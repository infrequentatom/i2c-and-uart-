==> flow/design.v <==
module i2c_slave_core (
    input wire clk,
    input wire rst_n,
    inout wire sda,
    inout wire scl,
    output reg [7:0] rx_data,
    input wire [7:0] tx_data,
    output reg data_valid
);
    parameter SLAVE_ADDR = 7'h50;
    localparam S_IDLE = 0;
    localparam S_ADDR = 1;
    localparam S_RW = 2;
    localparam S_ACK = 3;
    localparam S_DATA_RX = 4;
    localparam S_DATA_TX = 5;
    localparam S_ACK_WAIT = 6;
    reg [2:0] state;
    reg sda_o, sda_oe;
    reg [2:0] bit_cnt;
    reg [6:0] addr_reg;
    reg rw_reg;
    reg [7:0] shift_reg;
    reg sda_s, scl_s, sda_old, scl_old;
    wire sda_i, scl_i;
    assign sda = sda_oe? (sda_o? 1'bz : 1'b0) : 1'bz;
    assign scl = 1'bz; 
    assign sda_i = sda;
    assign scl_i = scl;
    wire start_det = scl_s &&!sda_s && sda_old;
    wire stop_det = scl_s && sda_s &&!sda_old;
    wire scl_rise = scl_s &&!scl_old;
    wire scl_fall =!scl_s && scl_old;
    always @(posedge clk or negedge rst_n) begin
        if (!rst_n) begin
            sda_s <= 1; scl_s <= 1;
            sda_old <= 1; scl_old <= 1;
        end else begin
            sda_s <= sda; scl_s <= scl;
            sda_old <= sda_s; scl_old <= scl_s;
        end
    end
    always @(posedge clk or negedge rst_n) begin
        if (!rst_n) begin
            state <= S_IDLE;
            sda_oe <= 0;
            bit_cnt <= 0;
            data_valid <= 0;
            rx_data <= 0;
        end else begin
            if (start_det) begin
                state <= S_ADDR;
                bit_cnt <= 6;
                sda_oe <= 0;
            end else if (stop_det) begin
                state <= S_IDLE;
                sda_oe <= 0;
            end else begin
                case (state)
                    S_IDLE: begin
                        sda_oe <= 0;
                    end
                    S_ADDR: begin
                        if (scl_rise) begin
                            addr_reg[bit_cnt] <= sda_s;
                            if (bit_cnt == 0) state <= S_RW;
                            else bit_cnt <= bit_cnt - 1;
                        end
                    end
                    S_RW: begin
                        if (scl_rise) begin
                            rw_reg <= sda_s;
                            if (addr_reg == SLAVE_ADDR) state <= S_ACK;
                            else state <= S_IDLE;
                        end
                    end
                    S_ACK: begin
                        if (!scl_s) begin 
                            sda_oe <= 1; sda_o <= 0; 
                        end
                        if (scl_fall) begin 
                            sda_oe <= 0;
                            bit_cnt <= 7;
                            if (rw_reg) begin 
                                state <= S_DATA_TX;
                                shift_reg <= tx_data;
                            end else begin
                                state <= S_DATA_RX;
                            end
                        end
                    end
                    S_DATA_RX: begin
                        if (scl_rise) begin
                            shift_reg[bit_cnt] <= sda_s;
                            if (bit_cnt == 0) begin
                                rx_data <= {shift_reg[7:1], sda_s};
                                data_valid <= 1;
                                state <= S_ACK; 
                            end else bit_cnt <= bit_cnt - 1;
                        end
                    end
                    S_DATA_TX: begin
                         if (!scl_s) begin
                            sda_oe <= 1;
                            sda_o <= shift_reg[bit_cnt];
                         end
                         if (scl_fall) begin
                            if (bit_cnt == 0) begin
                                sda_oe <= 0;
                                state <= S_ACK_WAIT;
                            end else bit_cnt <= bit_cnt - 1;
                         end
                    end
                    S_ACK_WAIT: begin
                        if (scl_rise) begin
                            if (sda_s) state <= S_IDLE; 
                            else begin 
                                state <= S_DATA_TX; 
                                bit_cnt <= 7; 
                            end
                        end
                    end
                endcase
            end
        end
    end
endmodule
Step by step through the tools: i2c_slave_core --
The steps from the RTL of i2c_slave_core to its reports follow in flow order. Line numbers count from 1 in the design file above. Cell names lack the library's common part. A cell with -- has no value.
Inputs: top module i2c_slave_core, clock clk, cell library sky130hd, timing corner tt_025C_1v80

After elaboration --
Counts by Yosys on the flattened word-level netlist (proc, flatten, opt, wreduce; memories kept). Register bits leave out memories and registers merged into their read ports (data or address). Print and check cells are left out.
Cells by class: add/sub/neg operators 2, $mul 0, divide/modulo/power cells 0, $lt $le $gt $ge 0, eq/ne operators 27, shifts and indexed selects 5, muxes and demuxes 40, bitwise operators 8, reduce/logical cells 25
Operator list (count):
- 2-to-1 mux 3 bit | 20
- inequality test 4 bit (second input constant) | 9
- 2-to-1 mux 8 bit | 3
- parallel mux 3 bit (select 6 bit) | 1
- parallel mux 8 bit (select 2 bit) | 1
- AND reduction 5 bit | 3
- AND reduction 7 bit | 2
- inequality test 2 bit (second input constant) | 6
- inequality test 3 bit (second input constant) | 4
- parallel mux 3 bit (select 4 bit) | 1
- 2-to-1 mux 1 bit | 11
- AND reduction 10 bit | 1
- equality test 3 bit (second input constant) | 3
- variable shift 1 x 4 -> 8 bit | 1
- variable shift 1 x 4 -> 8 bit (first input constant) | 1
- variable part select 8 x 3 -> 1 bit | 1
- AND 8 bit | 1
- bitwise OR 8 bit | 1
- NOT 8 bit | 1
- nonzero test 8 bit | 1
- variable shift 1 x 4 -> 7 bit | 1
- variable shift 1 x 4 -> 7 bit (first input constant) | 1
- equality test 7 bit (second input constant) | 1
- AND 7 bit | 1
- bitwise OR 7 bit | 1
- NOT 7 bit | 1
- logical AND 1 bit | 6
- equality test 3 x 2 -> 1 bit (second input constant) | 2
Not listed: further kinds 15, cells in them 21.
Storage and ports: register bits 37, bits in latches 0, memory bits (writable) 0, memory bits (read-only) 0, word width x clocked read ports 0, memories kept 0, cells after elaboration 120

Longest topological paths --
Longest topological path by Yosys (ltp), each cell counted once; first at word level (registers and memories cut), then after technology mapping (sequential cells cut; the memories' decode and read muxes count).
Logic depth: word-level depth 7, ABC_AREA 1, mapped depth 9, gate-level depth less buffers 9

After synthesis --
The flow's flattened synthesis, as Yosys stat reports it; memories are mapped. The netlist is that of the ABC_AREA named above (0 if unset); the other value can give another one.
Synthesis totals: standard cells after synthesis 220, cell area after synthesis 1916.8 µm², sequential area 1006.0 µm², flip-flops 37, buffers 6
Cells by type (count):
- dfrtp_1 | 18
- edfxtp_1 | 15
- nand2_1 | 49
- inv_1 | 31
- dfstp_2 | 4
- ha_1 | 7
- nand3_1 | 13
- o21ai_1 | 12
- nor2_1 | 14
- a21oi_1 | 10
- nand4_1 | 6
- o21ai_0 | 6
- o21ai_2 | 3
- nor3_1 | 5
- buf_4 | 3
- a31oi_1 | 3
- inv_2 | 5
- nor3_4 | 1
Other cell types: 13; their cells: 15.

Worst setup path after synthesis --
OpenSTA on the mapped netlist: ideal clock, no wires. The path of least setup slack (recovery checks aside). Input and output delay are each 20% of the period. Register names are those of the netlist, which keeps one name where synthesis merged equal registers.
Path after synthesis: path type reg-to-reg, start reg sda_s, end reg addr_reg[0], clock period 2060 ps, library setup time 380 ps, launch time at the first pin 0 ps, arrival time 1566 ps, required time 1680 ps, slack 114 ps, delay of the path 1946 ps, stages on the path 8, path buffers 1, synthesis period reached 1946 ps
"delay of the path" is the arrival time less input delay plus setup time. "stages on the path" counts driving pins, that of a launching flip-flop among them; a cell with two outputs on the path counts twice. "synthesis period reached" = period - worst setup slack (recovery checks aside). The figure is calculated, with input and output delays left at 20% of the set period. The rows between start and end are the longest chain of elaborated cells between them; the timing report does not say that the signal goes this way. Where chains are equally long, one stands for them. Each line given opens the expression or statement behind the cell; cells for indexed reads and writes are added by Yosys, which also makes memories of some case tables. Only ways into the end's enable, where the timed path ends, are counted here.
On the way, after synthesis: path through dfstp_2 > buf_4 > inv_2 > nand3_2 > o21ai_2 > inv_2 > nand2_1 > nor3_1, cells in the longest elaborated chain 5, elaborated cells on any way between the ends 8, classes of those cells logic (2); reduce/logical (6)
RTL lines, path after synthesis:
- from (decl) | line 24 | reg sda_s, scl_s, sda_old, scl_old;
- from (assign) | line 36 | sda_s <= 1; scl_s <= 1;
- from (assign) | line 39 | sda_s <= sda; scl_s <= scl;
- logical NOT 1 bit | line 30 | wire start_det = scl_s &&!sda_s && sda_old;
- logical AND 1 bit x2 | line 30
- NOT 1 bit
- AND reduction 5 bit
- to (assign) | line 65 | addr_reg[bit_cnt] <= sda_s;
- to (decl) | line 21 | reg [6:0] addr_reg;

Timing after layout --
Path of least setup slack in the final report of run A (OpenROAD, finished layout, wires in). Where an end is a register, its clock arrival counts in the times. The report prints the path's times to 10 ps; the period is as set.
Path post-layout: path type reg-to-reg, start reg bit_cnt[0], end reg addr_reg[0], clock period 3970 ps, library setup time 230 ps, launch time at the first pin 360 ps, arrival time 2490 ps, required time 4090 ps, slack 1600 ps, stages on the path 9, path buffers 0
The rows between start and end are the longest chain of elaborated cells between them; the timing report does not say that the signal goes this way. Where chains are equally long, one stands for them. At most two assigning lines are given for a register; there are more.
On the way, post-layout: path through dfrtp_1 > inv_1 > ha_1 > ha_1 > inv_1 > nand4_1 > nand2_1 > o21ai_0 > inv_1, cells in the longest elaborated chain 5, elaborated cells on any way between the ends 6, classes of those cells add/sub (1); shift (2); logic (3)
RTL lines, path post-layout:
- from (decl) | line 20 | reg [2:0] bit_cnt;
- from (assign) | line 67 | else bit_cnt <= bit_cnt - 1;
- from (assign) | line 99 | end else bit_cnt <= bit_cnt - 1;
- negator 3 -> 4 bit | line 65 | addr_reg[bit_cnt] <= sda_s;
- variable shift 1 x 4 -> 7 bit | line 65
- NOT 7 bit | line 65
- AND 7 bit | line 65
- bitwise OR 7 bit | line 65
- to (assign) | line 65
- to (decl) | line 21 | reg [6:0] addr_reg;

==> results <==
Measured results for i2c_slave_core: 2 stored runs of the Yosys and OpenROAD flow on sky130hd. The settings differ; the order carries no meaning. The constraints put input and output delay at 20% of the set period each and load the outputs with 0.01 pF.
"overall power" is the tool's figure for a default switching activity; nothing was simulated.

[run A] flow files
==> flow/run.sh <==
#!/bin/bash
# the make line also repeats the synthesis and layout settings of config.mk as NAME=value (left out here)
make -C /OpenROAD-flow-scripts/flow DESIGN_CONFIG=/design/flow/config.mk WORK_HOME=/design/flow/orfs CLKGATE_MAP_FILE= finish
==> flow/config.mk <==
export PLATFORM = sky130hd
export DESIGN_NAME = i2c_slave_core
export DESIGN_NICKNAME = i2c_slave_core
export VERILOG_FILES = /design/flow/design.v
export SDC_FILE = /design/flow/constraint.sdc
export NUM_CORES = 4
export LEC_CHECK = 0
export ABC_AREA = 1
export CAP_MARGIN = 20
export CORE_MARGIN = 2
export CORE_UTILIZATION = 53
export CTS_CLUSTER_SIZE = 27
export GPL_ROUTABILITY_DRIVEN = 1
export MIN_ROUTING_LAYER = met2
export PLACE_DENSITY = 0.77
export SETUP_SLACK_MARGIN = 0.19
export SLEW_MARGIN = 20
export TNS_END_PERCENT = 60
==> flow/constraint.sdc <==
create_clock -name core_clock -period 3.97 [get_ports {clk}]
set_input_delay 0.7940 -clock core_clock [delete_from_list [all_inputs] [get_ports {clk}]]
set_output_delay 0.7940 -clock core_clock [all_outputs]
set_load 0.01 [all_outputs]

[run A] result: setup total negative slack 0 ps; overall power 0.9633 mW; worst setup slack after layout 1,597 ps; standard-cell area after layout 2,178.3 µm²; total die area 4,113.9 µm²; chip area in the Yosys report 1,916.8 µm²; final utilization 0.638

[run B] flow files
==> flow/run.sh <==
#!/bin/bash
# the make line also repeats the synthesis and layout settings of config.mk as NAME=value (left out here)
make -C /OpenROAD-flow-scripts/flow DESIGN_CONFIG=/design/flow/config.mk WORK_HOME=/design/flow/orfs CLKGATE_MAP_FILE= finish
==> flow/config.mk <==
export PLATFORM = sky130hd
export DESIGN_NAME = i2c_slave_core
export DESIGN_NICKNAME = i2c_slave_core
export VERILOG_FILES = /design/flow/design.v
export SDC_FILE = /design/flow/constraint.sdc
export NUM_CORES = 4
export LEC_CHECK = 0
export CAP_MARGIN = 20
export CELL_PAD_IN_SITES_DETAIL_PLACEMENT = 2
export CELL_PAD_IN_SITES_GLOBAL_PLACEMENT = 2
export CORE_ASPECT_RATIO = 0.53
export CORE_MARGIN = 7
export CORE_UTILIZATION = 66
export CTS_CLUSTER_DIAMETER = 221
export HOLD_SLACK_MARGIN = 0.29
export MAX_ROUTING_LAYER = met5
export PLACE_DENSITY = 0.53
export SLEW_MARGIN = 20
export TNS_END_PERCENT = 35
==> flow/constraint.sdc <==
create_clock -name core_clock -period 4.07 [get_ports {clk}]
set_input_delay 0.8140 -clock core_clock [delete_from_list [all_inputs] [get_ports {clk}]]
set_output_delay 0.8140 -clock core_clock [all_outputs]
set_load 0.01 [all_outputs]

[run B] result: not finished: placement ended with error GPL-0301
