==> flow/design.v <==
`timescale 1ns / 1ps
module uart_rx #(
    parameter P_DATA_BITS       = 8,
    parameter P_PARITY_TYPE     = 0,
    parameter P_STOP_BITS       = 1
) (
    input  wire i_clk,
    input  wire i_rst_n,
    input  wire i_serial_rx,
    output reg o_rx_data,
    output reg o_rx_data_valid,
    output reg o_parity_err,
    output reg o_framing_err
);
    reg [2:0] r_state;
    reg [3:0] r_sample_cnt;
    reg [3:0] r_bit_cnt;
    reg [2:0] r_rx_sync;
    reg r_data_temp;
    reg r_parity_bit, r_stop_bit;
    wire w_rx_in = r_rx_sync[1];
    wire w_vote = (r_rx_sync[1] & r_rx_sync[2]) | (r_rx_sync[1] & r_rx_sync) | (r_rx_sync[2] & r_rx_sync);
    wire w_calc_parity = (P_PARITY_TYPE == 1)? ^r_data_temp : (P_PARITY_TYPE == 2)? ~^r_data_temp : 0;
    always @(posedge i_clk or negedge i_rst_n) begin
        if (!i_rst_n) r_rx_sync <= 3'b111;
        else r_rx_sync <= {r_rx_sync[1:0], i_serial_rx};
    end
    always @(posedge i_clk or negedge i_rst_n) begin
        if (!i_rst_n) begin
            r_state <= 0;
            r_sample_cnt <= 0;
            r_bit_cnt <= 0;
            o_rx_data_valid <= 0;
            o_parity_err <= 0;
            o_framing_err <= 0;
        end else begin
            o_rx_data_valid <= 0;
            case (r_state)
                0: if (!w_rx_in) begin r_state <= 1; r_sample_cnt <= 0; end
                1: begin  
                    if (r_sample_cnt == 7) begin
                        if (!w_vote) begin r_state <= 2; r_sample_cnt <= 0; r_bit_cnt <= 0; end
                        else r_state <= 0;
                    end else r_sample_cnt <= r_sample_cnt + 1;
                end
                2: begin  
                    if (r_sample_cnt == 15) begin
                        r_sample_cnt <= 0;
                        r_data_temp[r_bit_cnt] <= w_vote;
                        if (r_bit_cnt == P_DATA_BITS-1) r_state <= (P_PARITY_TYPE!= 0)? 3 : 4;
                        else r_bit_cnt <= r_bit_cnt + 1;
                    end else r_sample_cnt <= r_sample_cnt + 1;
                end
                3: begin  
                    if (r_sample_cnt == 15) begin
                        r_sample_cnt <= 0;
                        r_parity_bit <= w_vote;
                        r_state <= 4;
                    end else r_sample_cnt <= r_sample_cnt + 1;
                end
                4: begin  
                    if (r_sample_cnt == 15) begin
                        r_stop_bit <= w_vote;
                        r_state <= 5;
                    end else r_sample_cnt <= r_sample_cnt + 1;
                end
                5: begin  
                    o_rx_data <= r_data_temp;
                    o_rx_data_valid <= 1;
                    o_framing_err <=!r_stop_bit;
                    if (P_PARITY_TYPE!= 0) o_parity_err <= (r_parity_bit!= w_calc_parity);
                    r_state <= 0;
                end
            endcase
        end
    end
endmodule
# Reports on uart_rx
# What the tools print for uart_rx, step after step.
# Line numbers count from 1 in the design file above.
# Operators carry their Yosys type and port widths (W data, S select, Z words).
# Cell names lack the library's common part.
# The mark - stands for no value.
[setup]
design = "uart_rx"
clock_port = "i_clk"
library = "sky130hd"
lib_corner = "tt_025C_1v80"

# Elaborated design
# Yosys after proc, flatten, opt, wreduce and memory -nomap, before mapping. Memory bits, and registers merged into a memory's read port (data or address), are not among the register bits. Print and check cells are not counted. Equal cells are merged and count once.
[classes]
add_sub_neg = 3
reduce_logical = 12
equal = 18
n_logic = 8
n_shift = 2
muxes = 19
[op_table]
columns = ["cell", "n"]
rows = [
  ["$mux W4", 8],
  ["$ne A2 B2 Y1 const B", 9],
  ["$pmux W3 S6", 1],
  ["$mux W3", 6],
  ["$pmux W4 S4", 1],
  ["$add A4 B1 Y4 const B", 2],
  ["$eq A4 B3 Y1 const B", 2],
  ["$pmux W4 S2", 1],
  ["$reduce_and A7 Y1", 1],
  ["$eq A3 B2 Y1 const B", 2],
  ["$eq A3 B3 Y1 const B", 2],
  ["$reduce_and A3 Y1", 2],
  ["$reduce_bool A6 Y1", 1],
  ["$shift A1 B5 Y1", 1],
  ["$shift A1 B5 Y1 const A", 1],
  ["$neg A4 Y5", 1],
  ["$reduce_and A5 Y1", 1],
  ["$reduce_bool A5 Y1", 1],
  ["$and A1 B1 Y1", 4],
  ["$eq A4 B4 Y1 const B", 1],
  ["$reduce_and A4 Y1", 1],
  ["$or A1 B1 Y1", 3],
  ["$eq A3 B1 Y1 const B", 1],
  ["$ne A3 B3 Y1 const B", 1],
  ["$logic_not A3 Y1", 1],
  ["$reduce_and A2 Y1", 1],
  ["$reduce_bool A2 Y1", 1],
  ["$reduce_or A2 Y1", 1],
]
# Not listed: further kinds 4, cells in them 4.
[word_totals]
regBits = 19
output_inout_bits = 4
elab_cells = 71

# Longest topological paths
# Depth = most cells in a row (Yosys ltp): at word level without a register or memory, in the mapped netlist without a sequential cell, where the memories' decode and read muxes count.
[depth]
word_depth = 6
abc_area = 0
mapped_depth = 6
ltp_nobuf = 6

# Synthesis result
# The flow's flattened synthesis, as Yosys stat reports it; memories are mapped. The netlist is that of the ABC_AREA named above (0 if unset); the other value can give another one.
[by_type]
columns = ["type", "n", "area_total_um2"]
rows = [
  ["dfrtp_1", 14, 350.336],
  ["dfstp_2", 4, 105.101],
  ["edfxtp_1", 3, 90.086],
  ["nand2_1", 15, 56.304],
  ["o21ai_0", 8, 40.038],
  ["ha_1", 3, 37.536],
  ["a22o_1", 3, 26.275],
  ["nor2_1", 7, 26.275],
  ["nor4b_4", 1, 23.773],
  ["nand3_1", 4, 20.019],
  ["or4b_1", 2, 20.019],
  ["and2_1", 3, 18.768],
  ["and3_1", 3, 18.768],
  ["inv_1", 5, 18.768],
  ["nand3b_1", 2, 15.014],
  ["nor4_1", 2, 12.512],
  ["maj3_2", 1, 11.261],
  ["mux2_2", 1, 11.261],
]
# Not listed: further types 14, cells in them 15.
[mapped]
mapped_cells = 96
yosys_area_um2 = 1009.7
ff_cells = 21
buffers = 3
seq_area_um2 = 545.5

# Timing after synthesis
# Path of least setup slack by OpenSTA after synthesis, without wires, with an ideal clock, recovery checks aside; 20% of the period is set as input and as output delay. Where synthesis merged equal registers, the netlist keeps one of their names.
[synth_timing]
path_kind = "register to register"
start = "reg r_sample_cnt[0]"
end = "reg r_sample_cnt[2]"
slack_ns = 0.055
tclk_ns = 1.81
path_delay_ns = 1.755
setup_time_ns = 0.066
path_stages = 7
arrival_time_ns = 1.689
n_path_buf = 0
synth_period_reached_ns = 1.755
# "path_delay_ns" is the arrival time less input delay plus setup time.
# "path_stages" counts driving pins, that of a launching flip-flop among them; a cell with two outputs on the path counts twice.
# "synth_period_reached_ns" = period - worst setup slack (recovery checks aside). The figure is calculated, with input and output delays left at 20% of the set period.
# Between the ends stands the longest chain of elaborated cells between them, by number of cells; it is not shown to be the way that was timed. Of several equally long chains one is given.
# A line is the first line of the expression or statement that the cell stems from. Yosys adds cells for indexed reads and writes and turns some case tables into memories.
# At most two assigning lines are given for a register; there are more.
[synth_between]
cell_sequence = "dfrtp_1 > ha_1 > and3_1 > a221oi_1 > nand2_1 > or4b_1 > nand2_1"
elab_chain_len = 3
cells_between = 10
[synth_lines]
columns = ["item", "line_no", "rtl"]
rows = [
  ["start, declared", 16, "reg [3:0] r_sample_cnt;"],
  ["start, assigned", 44, "end else r_sample_cnt <= r_sample_cnt + 1;"],
  ["start, assigned", 52, "end else r_sample_cnt <= r_sample_cnt + 1;"],
  ["$add A4 B1 Y4", 65, "end else r_sample_cnt <= r_sample_cnt + 1;"],
  ["$mux W4", 62, "if (r_sample_cnt == 15) begin"],
  ["$pmux W4 S4", 38, "case (r_state)"],
  ["end, assigned", 44, ""],
  ["end, assigned", 52, ""],
  ["end, declared", 16, ""],
]

# Path in the finished layout
# From the final timing report of stored run 1: the path of least setup slack in the routed layout; clock arrival at registers is part of the times.
[layout_timing]
path_kind = "register to register"
start = "reg r_sample_cnt[0]"
end = "reg r_sample_cnt[2]"
arrival_time_ns = 2.22
path_stages = 7
slack_ns = 0.89
n_path_buf = 0
tclk_ns = 2.86
setup_time_ns = 0.05
# Between the ends stands the longest chain of elaborated cells between them, by number of cells; it is not shown to be the way that was timed. Of several equally long chains one is given.
# At most two assigning lines are given for a register; there are more.
[layout_between]
cell_sequence = "dfrtp_1 > ha_1 > and3_1 > a221oi_1 > nand2_1 > or4b_1 > nand2_1"
elab_chain_len = 3
cells_between = 10
[layout_lines]
columns = ["item", "line_no", "rtl"]
rows = [
  ["start, declared", 16, "reg [3:0] r_sample_cnt;"],
  ["start, assigned", 44, "end else r_sample_cnt <= r_sample_cnt + 1;"],
  ["start, assigned", 52, "end else r_sample_cnt <= r_sample_cnt + 1;"],
  ["$add A4 B1 Y4", 65, "end else r_sample_cnt <= r_sample_cnt + 1;"],
  ["$mux W4", 62, "if (r_sample_cnt == 15) begin"],
  ["$pmux W4 S4", 38, "case (r_state)"],
  ["end, assigned", 44, ""],
  ["end, assigned", 52, ""],
  ["end, declared", 16, ""],
]

# Top module uart_rx; platform sky130hd; tools Yosys and OpenROAD; 2 stored runs in no particular order. Input and output delays are each 20% of the period that was set; the output load is 0.01 pF.
# "clock_period_reached_ns": clock period set for the run, less the worst setup slack. It is reckoned from that one timing run; input and output delays stay at 20% of the period that was set.
# "worstPathTime_ns" = time allowed to the worst setup path (clock period - input delay - output delay, where it has them) - its slack; a late launch clock adds to it, a late capture clock takes from it.
# "final_power_mw": no workload was simulated; the value follows from the tool's default switching activity.

[[run]]
name = "stored run 1"
[run.settings]
period_ns = 2.86
CORE_UTILIZATION = 66
PLACE_DENSITY = 0.92
HOLD_SLACK_MARGIN = 0.01
CELL_PAD_IN_SITES_GLOBAL_PLACEMENT = 1
GPL_ROUTABILITY_DRIVEN = 0
CAP_MARGIN = 25
SLEW_MARGIN = 35
MIN_ROUTING_LAYER = "met2"
MAX_ROUTING_LAYER = "met5"
CORE_MARGIN = 2
[run.results]
clock_period_reached_ns = 1.965
final_power_mw = 0.4668
design_die_area_um2 = 1858.9
final_util_pct = 74.6
final_stdcell_area_um2 = 1097.3
worstPathTime_ns = 1.97
timing.worst_path_kind = "register to register"
setup_worst_slack_ns = 0.895
synth_chip_area_um2 = 1009.7
tns_setup_ns = 0.000
worst_hold_slack_ns = 0.380

[[run]]
name = "stored run 2"
[run.settings]
period_ns = 1.53
CORE_UTILIZATION = 53
PLACE_DENSITY_LB_ADDON = 0.26
HOLD_SLACK_MARGIN = 0.29
CORE_ASPECT_RATIO = 0.73
CELL_PAD_IN_SITES_GLOBAL_PLACEMENT = 1
TNS_END_PERCENT = 50
GPL_TIMING_DRIVEN = 1
GPL_ROUTABILITY_DRIVEN = 1
CTS_CLUSTER_SIZE = 67
SLEW_MARGIN = 0
CAP_MARGIN = 20
CORE_MARGIN = 2
[run.results]
clock_period_reached_ns = 1.755
tns_setup_ns = -0.859
synth_chip_area_um2 = 1009.7
final_util_pct = 77.2
final_power_mw = 0.8847
worst_hold_slack_ns = 0.381
final_stdcell_area_um2 = 1381.3
design_die_area_um2 = 2274.5
worstPathTime_ns = 1.76
timing.worst_path_kind = "register to register"
setup_worst_slack_ns = -0.225
