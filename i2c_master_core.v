==> flow/design.v <==
module i2c_master_core (
    input wire clk,
    input wire rst_n,
    input wire start,
    input wire stop,
    input wire [6:0] addr,
    input wire rw,
    input wire [7:0] data_in,
    output reg [7:0] data_out,
    output reg busy,
    output reg done,
    output reg ack_error,
    output reg arb_lost,
    inout wire sda,
    inout wire scl
);
    parameter CLK_FREQ = 100000000;
    parameter I2C_FREQ = 100000;
    localparam DIVIDER = CLK_FREQ / I2C_FREQ;
    localparam QUARTER = DIVIDER / 4;
    localparam S_IDLE = 0;
    localparam S_START = 1;
    localparam S_ADDR = 2;
    localparam S_RW = 3;
    localparam S_ACK = 4;
    localparam S_DATA = 5;
    localparam S_ACK2 = 6;
    localparam S_STOP = 7;
    reg [2:0] state;
    reg sda_o, scl_o;
    reg sda_oe, scl_oe;
    reg [15:0] cnt;
    reg [2:0] bit_cnt;
    reg [7:0] shift_reg;
    reg [7:0] rx_reg;
    wire sda_i, scl_i;
    assign sda = sda_oe? (sda_o? 1'bz : 1'b0) : 1'bz;
    assign scl = scl_oe? (scl_o? 1'bz : 1'b0) : 1'bz;
    assign sda_i = sda;
    assign scl_i = scl;
    reg stretch;
    always @(posedge clk or negedge rst_n) begin
        if (!rst_n) begin
            cnt <= 0;
            state <= S_IDLE;
            sda_o <= 1; scl_o <= 1;
            sda_oe <= 0; scl_oe <= 0;
            bit_cnt <= 0;
            busy <= 0; done <= 0;
            ack_error <= 0; arb_lost <= 0;
            data_out <= 0; rx_reg <= 0;
            stretch <= 0;
        end else begin
            if (scl_oe && scl_o &&!scl_i) begin
                stretch <= 1;
            end else begin
                stretch <= 0;
                if (cnt == DIVIDER - 1) cnt <= 0;
                else cnt <= cnt + 1;
            end
            if (!stretch) begin
                case (state)
                    S_IDLE: begin
                        busy <= 0; done <= 0; ack_error <= 0; arb_lost <= 0;
                        sda_oe <= 1; scl_oe <= 1;
                        sda_o <= 1; scl_o <= 1;
                        if (start) begin
                            state <= S_START;
                            busy <= 1;
                            shift_reg <= {addr, rw};
                            cnt <= 0;
                        end
                    end
                    S_START: begin
                        if (cnt == QUARTER) sda_o <= 0; 
                        else if (cnt == QUARTER*2) scl_o <= 0;
                        else if (cnt == QUARTER*3) begin
                            state <= S_ADDR;
                            bit_cnt <= 7;
                        end
                    end
                    S_ADDR: begin
                        if (cnt == 0) begin
                            sda_o <= shift_reg[bit_cnt];
                            if (sda_o &&!sda_i) begin 
                                arb_lost <= 1;
                                state <= S_IDLE;
                            end
                        end 
                        else if (cnt == QUARTER) scl_o <= 1;
                        else if (cnt == QUARTER*2) begin end 
                        else if (cnt == QUARTER*3) begin
                            scl_o <= 0;
                            if (bit_cnt == 0) state <= S_ACK;
                            else bit_cnt <= bit_cnt - 1;
                        end
                    end
                    S_ACK: begin
                        if (cnt == 0) begin
                            sda_oe <= 0; 
                        end
                        else if (cnt == QUARTER) scl_o <= 1;
                        else if (cnt == QUARTER*2) begin
                            if (sda_i) ack_error <= 1;
                        end
                        else if (cnt == QUARTER*3) begin
                            scl_o <= 0;
                            state <= S_DATA;
                            bit_cnt <= 7;
                            if (rw) sda_oe <= 0; 
                            else begin sda_oe <= 1; shift_reg <= data_in; end
                        end
                    end
                    S_DATA: begin
                        if (rw) begin
                            if (cnt == QUARTER) scl_o <= 1;
                            else if (cnt == QUARTER*2) rx_reg[bit_cnt] <= sda_i;
                            else if (cnt == QUARTER*3) begin
                                scl_o <= 0;
                                if (bit_cnt == 0) state <= S_ACK2;
                                else bit_cnt <= bit_cnt - 1;
                            end
                        end else begin 
                            if (cnt == 0) sda_o <= shift_reg[bit_cnt];
                            else if (cnt == QUARTER) scl_o <= 1;
                            else if (cnt == QUARTER*3) begin
                                scl_o <= 0;
                                if (bit_cnt == 0) state <= S_ACK2;
                                else bit_cnt <= bit_cnt - 1;
                            end
                        end
                    end
                    S_ACK2: begin
                        if (rw) begin 
                             if (cnt == 0) begin sda_oe <= 1; sda_o <= stop; end 
                             else if (cnt == QUARTER) scl_o <= 1;
                             else if (cnt == QUARTER*3) begin scl_o <= 0; done <= 1; data_out <= rx_reg; state <= stop? S_STOP : S_IDLE; end
                        end else begin 
                             if (cnt == 0) sda_oe <= 0;
                             else if (cnt == QUARTER) scl_o <= 1;
                             else if (cnt == QUARTER*2) if (sda_i) ack_error <= 1;
                             else if (cnt == QUARTER*3) begin scl_o <= 0; done <= 1; state <= stop? S_STOP : S_IDLE; end
                        end
                    end
                    S_STOP: begin
                        if (cnt == 0) begin sda_oe <= 1; sda_o <= 0; end
                        else if (cnt == QUARTER) scl_o <= 1;
                        else if (cnt == QUARTER*2) sda_o <= 1;
                        else if (cnt == QUARTER*3) state <= S_IDLE;
                    end
                endcase
            end
        end
    end
endmodule
# --- Tool chain data of i2c_master_core ---
# What the tools print for i2c_master_core, step after step.
# Lines are those of the file above, counted from 1.
# Operators carry their Yosys type and port widths (W data, S select, Z words).
# Library cell names are shortened.
inputs:
  top: "i2c_master_core"
  clk_port: "clk"
  lib: "sky130hd"
  lib_corner: "tt_025C_1v80"

# --- Word level ---
# Source: Yosys, flattened and elaborated, memories not mapped. Widths are those after wreduce. Registers that Yosys merges into a memory's read port (data or address) are not register bits. Print and check cells do not count. Equal cells are merged and count once.
classes:
  addsub: 3
  equal: 56
  shifts: 3
  muxes: 119
  logic: 6
  reduce_and_logical: 29
ops:
  columns: ["op", "n"]
  rows:
  - ["$mux W3", 46]
  - ["$mux W16", 5]
  - ["$ne A2 B2 Y1 const B", 27]
  - ["$mux W1", 53]
  - ["$ne A3 B3 Y1 const B", 17]
  - ["$mux W8", 6]
  - ["$eq A16 B10 Y1 const B", 2]
  - ["$reduce_and A26 Y1", 1]
  - ["$reduce_and A6 Y1", 4]
  - ["$pmux W3 S7", 1]
  - ["$add A16 B1 Y16 const B", 1]
  - ["$eq A16 B8 Y1 const B", 1]
  - ["$eq A16 B9 Y1 const B", 1]
  - ["$logic_not A16 Y1", 1]
  - ["$pmux W8 S2", 1]
  - ["$eq A3 B3 Y1 const B", 4]
  - ["$pmux W3 S4", 1]
  - ["$pmux W1 S6", 2]
  - ["$reduce_and A10 Y1", 1]
  - ["$reduce_and A9 Y1", 1]
  - ["$shift A1 B4 Y8", 1]
  - ["$shift A1 B4 Y8 const A", 1]
  - ["$ne A4 B4 Y1 const B", 2]
  - ["$reduce_bool A4 Y1", 2]
  - ["$shiftx A8 B3 Y1", 1]
  - ["$and A8 B8 Y8", 1]
  - ["$or A8 B8 Y8", 1]
  - ["$not A8 Y8", 1]
# Other operator kinds: 21; their cells: 30.
word_totals:
  ff_bits: 55
  in_bits: 20
  out_inout_bits: 14
  word_cells: 231

# --- Depth ---
# Yosys ltp: most cells in a row. Word level: on the elaborated netlist, between registers, memories and ports. Mapped: between sequential cells and ports; inverters and the memories' decode and read muxes count.
depth:
  word_depth: 8
  ABC_AREA: 0
  mapped_depth: 9
  ltp_nobuf: 8

# --- Mapped cells and area ---
# Source: synth_stat.txt of the flow (Yosys; design flattened, memories mapped). It holds for the ABC_AREA given above (unset counts as 0); a run with the other value may have another netlist.
# The area totals of this step are shown rounded.
types:
  columns: ["cell", "n", "type_area_um2"]
  rows:
  - ["dfrtp_1", 46, 1.15E+03]
  - ["edfxtp_1", 8, 240.23]
  - ["ha_1", 9, 112.608]
  - ["nand2_1", 28, 105.101]
  - ["mux2_2", 8, 90.086]
  - ["nor2_1", 24, 90.086]
  - ["dfstp_2", 3, 78.826]
  - ["mux2_1", 7, 78.826]
  - ["xor2_1", 8, 70.067]
  - ["a21oi_1", 13, 65.062]
  - ["a21boi_1", 8, 60.058]
  - ["inv_1", 15, 56.304]
  - ["nand4_1", 8, 50.048]
  - ["mux4_2", 2, 45.043]
  - ["xnor2_1", 5, 43.792]
  - ["o21ai_0", 8, 40.038]
  - ["o21ai_1", 7, 35.034]
  - ["nor3_1", 6, 30.029]
# Other cell types: 42; their cells: 80.
synth_totals:
  cells: 293
  synth_area_mm2: 0.003
  sequential_area_mm2: 0.0015
  ff_cells: 57

# --- Path before layout ---
# Source: OpenSTA report_checks on the synthesized netlist (no wires, ideal clock, input and output delay 20% of the period each), path of least setup slack; recovery checks are left aside. Register names are those of the netlist, which keeps one name where synthesis merged equal registers.
synth_path:
  path_type: "register to register"
  from: "register cnt[0]"
  to: "register shift_reg[0]"
  tclk_ns: 3.64
  setup_ns: 0.375
  launch_ns: 0.000
  arrival_ns: 2.095
  required_time_ns: 3.265
  slack_ns: 1.170
  path_delay_ns: 2.470
  driving_pins: 8
  n_path_buf: 1
  period_less_setup_slack_ns: 2.47
# "path_delay_ns" = arrival - input delay + setup time.
# "driving_pins" counts driving pins, that of a launching flip-flop among them; a cell with two outputs on the path counts twice.
# "period_less_setup_slack_ns" is the clock period less the worst setup slack; recovery checks do not enter. This is arithmetic on one report: input and output delays are still those of the set period (20% each).
# Between the ends stands the longest chain of elaborated cells between them, by number of cells; it is not shown to be the way that was timed. Of several equally long chains one is given.
# A line is the first line of the expression or statement that the cell stems from. Yosys adds cells for indexed reads and writes and turns some case tables into memories.
# At most two assigning lines are given for a register; there are more.
# The path ends at the enable pin of a flip-flop; only ways to that pin are counted.
synth_via:
  path_cell_list: "dfrtp_1 > inv_1 > ha_1 > or4b_4 > nor4_2 > buf_2 > nand2b_1 > a21oi_1"
  elab_chain_cells: 3
synth_rtl:
  columns: ["item", "line_no", "text"]
  rows:
  - ["start, declared", 32, "reg [15:0] cnt;"]
  - ["start, assigned", 44, "cnt <= 0;"]
  - ["start, assigned", 59, "else cnt <= cnt + 1;"]
  - ["$eq A16 B10 Y1", 106, "else if (cnt == QUARTER*3) begin"]
  - ["$ne A2 B2 Y1", null, null]
  - ["$reduce_and A9 Y1", null, null]
  - ["end, assigned", 70, "shift_reg <= {addr, rw};"]
  - ["end, assigned", 111, "else begin sda_oe <= 1; shift_reg <= data_in; end"]
  - ["end, declared", 34, "reg [7:0] shift_reg;"]

# --- Worst path after layout ---
# Path of least setup slack in the final report of job 2 (OpenROAD, finished layout, wires in). Where an end is a register, its clock arrival counts in the times.
layout_path:
  path_type: "register to register"
  from: "register cnt[0]"
  to: "register shift_reg[1]"
  tclk_ns: 4.01
  setup_ns: 0.37
  launch_ns: 0.34
  arrival_ns: 2.65
  required_time_ns: 3.98
  slack_ns: 1.33
  driving_pins: 8
  n_path_buf: 1
# Between the ends stands the longest chain of elaborated cells between them, by number of cells; it is not shown to be the way that was timed. Of several equally long chains one is given.
# At most two assigning lines are given for a register; there are more.
# The path ends at the enable pin of a flip-flop; only ways to that pin are counted.
layout_via:
  path_cell_list: "dfrtp_1 > inv_1 > ha_1 > or4b_4 > nor4_2 > buf_4 > nand2b_1 > a21oi_1"
  elab_chain_cells: 3
layout_rtl:
  columns: ["item", "line_no", "text"]
  rows:
  - ["start, declared", 32, "reg [15:0] cnt;"]
  - ["start, assigned", 44, "cnt <= 0;"]
  - ["start, assigned", 59, "else cnt <= cnt + 1;"]
  - ["$eq A16 B10 Y1", 106, "else if (cnt == QUARTER*3) begin"]
  - ["$ne A2 B2 Y1", null, null]
  - ["$reduce_and A9 Y1", null, null]
  - ["end, assigned", 70, "shift_reg <= {addr, rw};"]
  - ["end, assigned", 111, "else begin sda_oe <= 1; shift_reg <= data_in; end"]
  - ["end, declared", 34, "reg [7:0] shift_reg;"]

Data sheet: physical implementation of i2c_master_core

Record of 2 stored runs of the RTL-to-layout flow on i2c_master_core, platform sky130hd. The runs are unordered. Constraints: input delay and output delay 20% of the set period each, output load 0.01 pF.
"period_reached_ns": clock period set for the run, less the worst setup slack. It is reckoned from that one timing run; input and output delays stay at 20% of the period that was set.
"timing.worst_path_ns" = time allowed to the worst setup path (clock period - input delay - output delay, where it has them) - its slack; a late launch clock adds to it, a late capture clock takes from it.
"power_total_mw": no workload was simulated; the value follows from the tool's default switching activity.
Results are given in rounded form.

--- job 1 ---
==> flow/run.sh <==
#!/bin/bash
# the make line also repeats the synthesis and layout settings of config.mk as NAME=value (left out here)
make -C /OpenROAD-flow-scripts/flow DESIGN_CONFIG=/design/flow/config.mk WORK_HOME=/design/flow/orfs CLKGATE_MAP_FILE= finish
==> flow/config.mk <==
export PLATFORM = sky130hd
export DESIGN_NAME = i2c_master_core
export DESIGN_NICKNAME = i2c_master_core
export VERILOG_FILES = /design/flow/design.v
export SDC_FILE = /design/flow/constraint.sdc
export NUM_CORES = 4
export LEC_CHECK = 0
export CAP_MARGIN = 20
export CELL_PAD_IN_SITES_DETAIL_PLACEMENT = 1
export CORE_ASPECT_RATIO = 1.01
export CORE_MARGIN = 2
export CORE_UTILIZATION = 53
export CTS_CLUSTER_DIAMETER = 253
export GPL_ROUTABILITY_DRIVEN = 0
export MAX_ROUTING_LAYER = met4
export SETUP_SLACK_MARGIN = 0.37
export SLEW_MARGIN = 15
==> flow/constraint.sdc <==
create_clock -name core_clock -period 1.91 [get_ports {clk}]
set_input_delay 0.3820 -clock core_clock [delete_from_list [all_inputs] [get_ports {clk}]]
set_output_delay 0.3820 -clock core_clock [all_outputs]
set_load 0.01 [all_outputs]

==> results, as YAML <==
outcome: "did not finish, clock tree synthesis stopped with DPL-0033"

--- job 2 ---
==> flow/run.sh <==
#!/bin/bash
# the make line also repeats the synthesis and layout settings of config.mk as NAME=value (left out here)
make -C /OpenROAD-flow-scripts/flow DESIGN_CONFIG=/design/flow/config.mk WORK_HOME=/design/flow/orfs CLKGATE_MAP_FILE= finish
==> flow/config.mk <==
export PLATFORM = sky130hd
export DESIGN_NAME = i2c_master_core
export DESIGN_NICKNAME = i2c_master_core
export VERILOG_FILES = /design/flow/design.v
export SDC_FILE = /design/flow/constraint.sdc
export NUM_CORES = 4
export LEC_CHECK = 0
export ABC_AREA = 0
export CAP_MARGIN = 20
export CELL_PAD_IN_SITES_GLOBAL_PLACEMENT = 2
export CORE_MARGIN = 2
export CORE_UTILIZATION = 28
export GPL_TIMING_DRIVEN = 1
export HOLD_SLACK_MARGIN = 0.18
export MIN_ROUTING_LAYER = met1
export PLACE_DENSITY_LB_ADDON = 0.2
export SETUP_SLACK_MARGIN = -0.16
export SLEW_MARGIN = 20
export TNS_END_PERCENT = 55
==> flow/constraint.sdc <==
create_clock -name core_clock -period 4.01 [get_ports {clk}]
set_input_delay 0.8020 -clock core_clock [delete_from_list [all_inputs] [get_ports {clk}]]
set_output_delay 0.8020 -clock core_clock [all_outputs]
set_load 0.01 [all_outputs]

==> results, as YAML <==
results:
  final_setup_tns_ns: 0.000
  power_total_mw: 1.5
  synthArea_mm2: 0.003
  worst_setup_slack_ns: 1.3
  final_cell_area_mm2: 0.0037
  die_area_mm2: 0.012
  final_hold_ws_ns: 0.47
  period_reached_ns: 2.677
  utilization_frac: 0.34
  timing.worst_path_ns: 2.68
  critical_path_type: "register to register"
